==> flow/design.v <==
module TxBurstCounter(LoadBurstCount,DecBurstCount,BurstCount,Burst,Reset,clk);
  input LoadBurstCount;
  input DecBurstCount;
  input [31:0]Burst;
  input clk;
  input Reset;
  output reg [31:0]BurstCount;
  reg [1:0]state;
  localparam s1=2'b00, s2=2'b01, s3=2'b10, s4=2'b11;
  always@(posedge clk)
  begin
                  if(LoadBurstCount==1'b1)
                    begin
                    BurstCount <= Burst;  
                    end
                  else if(DecBurstCount==1'b1)
                    begin
                    BurstCount <= BurstCount-32'b1;  
                    end
                    else if(BurstCount==32'b0)
                    begin  
                    if(LoadBurstCount==1'b1)  
                    begin
                    BurstCount <= Burst; 
                    end 
                    else
                    BurstCount = 32'b0;
                    end
                  end
  endmodule
# Step by step through the tools: TxBurstCounter
# The steps from the RTL of TxBurstCounter to its reports follow in flow order.
# Lines are those of the file above, counted from 1.
# Operators carry their Yosys type and port widths (W data, S select, Z words).
# Cell names lack the library's common part.
setup:
  top_module: "TxBurstCounter"
  clock: "clk"
  lib: "sky130hd"
  lib_corner: "tt_025C_1v80"

# Word-level counts
# Source: Yosys, flattened and elaborated, memories not mapped. Widths are those after wreduce. Registers that Yosys merges into a memory's read port (data or address) are not register bits. Print and check cells do not count. Equal cells are merged and count once.
bits:
  ff_bits: 32
  in_bits: 36
  output_inout_bits: 32
  word_cells: 7
op_classes:
  n_addsub: 1
  muxes: 3
  n_reduce_logical: 2
ops:
  columns: ["operator", "count"]
  rows:
  - ["$mux W32", 3]
  - ["$sub A32 B1 Y32 const B", 1]
  - ["$logic_not A32 Y1", 1]
  - ["$reduce_bool A3 Y1", 1]

# Depth
# Longest topological path by Yosys (ltp), each cell counted once; first at word level (registers and memories cut), then after technology mapping (sequential cells cut; the memories' decode and read muxes count).
depth:
  ltp_word: 4
  ABC_AREA: 0
  ltp_mapped: 6
  ltp_nobuf: 6

# Mapped cells and area
# Yosys stat after the flow's synthesis: flattened, memories mapped to cells. It holds for the ABC_AREA given above (unset counts as 0); a run with the other value may have another netlist.
mapped:
  cells: 242
  synth_area_um2: 2210.9
  sequential_area_um2: 960.9
  ff_cells: 32
  buffers: 14
by_type:
  columns: ["cell", "count", "area_total_um2"]
  rows:
  - ["edfxtp_1", 32, 960.922]
  - ["nand2_1", 35, 131.376]
  - ["nor3_1", 15, 75.072]
  - ["o21ai_0", 14, 70.067]
  - ["nand4_1", 11, 68.816]
  - ["nor2_1", 17, 63.811]
  - ["nand3_1", 12, 60.058]
  - ["o211ai_1", 8, 60.058]
  - ["or4_1", 8, 60.058]
  - ["xor2_1", 6, 52.55]
  - ["a221o_1", 5, 50.048]
  - ["or3_1", 8, 50.048]
  - ["clkbuf_1", 13, 48.797]
  - ["nor4_2", 3, 37.536]
  - ["xnor2_1", 4, 35.034]
  - ["o311a_1", 3, 30.029]
  - ["o311ai_0", 3, 26.275]
  - ["and3_1", 4, 25.024]
# Other cell types: 25; their cells: 41.

# Path before layout
# Source: OpenSTA report_checks on the synthesized netlist (no wires, ideal clock, input and output delay 20% of the period each), path of least setup slack; recovery checks are left aside. Register names are those of the netlist, which keeps one name where synthesis merged equal registers.
synth_path:
  path_type: "register -> register"
  start: "register BurstCount[0]"
  end: "register BurstCount[0]"
  period_ns: 3.03
  setup_ns: 0.388
  launch_ns: 0.000
  arrival_time_ns: 2.577
  t_required_ns: 2.642
  slack_ns: 0.065
  path_delay_ns: 2.965
  driving_pins: 7
  path_buffers: 0
  period_less_setup_slack_ns: 2.965
# "path_delay_ns" is the arrival time less input delay plus setup time.
# "driving_pins" counts driving pins, that of a launching flip-flop among them; a cell with two outputs on the path counts twice.
# "period_less_setup_slack_ns" = period - worst setup slack (recovery checks aside). The figure is calculated, with input and output delays left at 20% of the set period.
# The rows between start and end are the longest chain of elaborated cells between them; the timing report does not say that the signal goes this way. Where chains are equally long, one stands for them.
# A line is the first line of the expression or statement that the cell stems from. Yosys adds cells for indexed reads and writes and turns some case tables into memories.
# A register here has more assigning lines than the two given.
# The path ends at the enable pin of a flip-flop; only ways to that pin are counted.
synth_via:
  cell_sequence: "edfxtp_1 -> inv_1 -> ha_1 -> nor4b_1 -> nand2_1 -> nor3_1 -> a211o_1"
  elab_chain_cells: 2
  cells_between: 2
  cone_lines: 1
  cone_classes: "reduce/logical (2)"
synth_lines:
  columns: ["element", "line", "rtl"]
  rows:
  - ["start, declared", 7, "output reg [31:0]BurstCount;"]
  - ["start, assigned", 14, "BurstCount <= Burst;"]
  - ["start, assigned", 18, "BurstCount <= BurstCount-32'b1;"]
  - ["$logic_not A32 Y1", 20, "else if(BurstCount==32'b0)"]
  - ["$reduce_bool A3 Y1", null, null]
  - ["end, assigned", 18, null]
  - ["end, assigned", 24, "BurstCount <= Burst;"]
  - ["end, declared", 7, null]

# Worst path after layout
# Path of least setup slack in the final report of run 1 (OpenROAD, finished layout, wires in). Where an end is a register, its clock arrival counts in the times.
layout_path:
  path_type: "register -> register"
  start: "register BurstCount[14]"
  end: "register BurstCount[14]"
  period_ns: 3.52
  setup_ns: 0.34
  launch_ns: 0.28
  arrival_time_ns: 2.75
  t_required_ns: 3.46
  slack_ns: 0.71
  driving_pins: 6
  path_buffers: 1
# The rows between start and end are the longest chain of elaborated cells between them; the timing report does not say that the signal goes this way. Where chains are equally long, one stands for them.
# A register here has more assigning lines than the two given.
# The path ends at the enable pin of a flip-flop; only ways to that pin are counted.
layout_via:
  cell_sequence: "edfxtp_1 -> or4_4 -> or2_1 -> nor3_1 -> a211o_1 -> buf_4"
  elab_chain_cells: 2
  cells_between: 2
  cone_lines: 1
  cone_classes: "reduce/logical (2)"
layout_lines:
  columns: ["element", "line", "rtl"]
  rows:
  - ["start, declared", 7, "output reg [31:0]BurstCount;"]
  - ["start, assigned", 14, "BurstCount <= Burst;"]
  - ["start, assigned", 18, "BurstCount <= BurstCount-32'b1;"]
  - ["$logic_not A32 Y1", 20, "else if(BurstCount==32'b0)"]
  - ["$reduce_bool A3 Y1", null, null]
  - ["end, assigned", 18, null]
  - ["end, assigned", 24, "BurstCount <= Burst;"]
  - ["end, declared", 7, null]

# Measured data: module TxBurstCounter, platform sky130hd, 2 stored runs of the flow under differing settings, order arbitrary. Input and output delays are each 20% of the period that was set; the output load is 0.01 pF.
# "achieved_clock_period_ns" means the clock period less the worst setup slack. The figure is calculated, with input and output delays left at 20% of the set period.
# "worst_path_allowed_less_slack_ns" is the time allowed to the run's worst setup path (the clock period less input and output delay, where it has them) less its slack. Clock arrival times count: a late capture clock shortens it, a late launch clock lengthens it.
# "fin_power_w": no workload was simulated; the value follows from the tool's default switching activity.
runs:
  - name: "run 1"
    settings:
      period_ns: 3.52
      SETUP_SLACK_MARGIN: -0.35
      CAP_MARGIN: 20
      CORE_MARGIN: 2
      CORE_UTILIZATION: 40
      SLEW_MARGIN: 20
    results:
      yosys.chip_area_um2: 2210.9
      die_footprint_um2: 6137.9
      layout_stdcell_area_um2: 3041.7
      fin_util_frac: 0.563
      worstSetupSlack_ns: 0.707
      timing.setup.tns_ns: 0.000
      worst_hold_slack_ns: 0.696
      fin_power_w: 0.001086
      achieved_clock_period_ns: 2.813
      worst_path_allowed_less_slack_ns: 2.81
      critical_path_type: "register -> register"
  - name: "run 2"
    settings:
      period_ns: 3.22
      CORE_UTILIZATION: 27
      PLACE_DENSITY_LB_ADDON: 0.29
      CORE_MARGIN: 3
      CELL_PAD_IN_SITES_GLOBAL_PLACEMENT: 1
      TNS_END_PERCENT: 55
      ABC_AREA: 1
      GPL_ROUTABILITY_DRIVEN: 0
      CTS_CLUSTER_SIZE: 64
      MAX_ROUTING_LAYER: "met4"
      CAP_MARGIN: 20
      SLEW_MARGIN: 20
    results:
      yosys.chip_area_um2: 2301.0
      die_footprint_um2: 9665.8
      layout_stdcell_area_um2: 3170.5
      fin_util_frac: 0.384
      worstSetupSlack_ns: 1.015
      timing.setup.tns_ns: 0.000
      worst_hold_slack_ns: 0.628
      fin_power_w: 0.001193
      achieved_clock_period_ns: 2.205
      worst_path_allowed_less_slack_ns: 2.20
      critical_path_type: "register -> register"
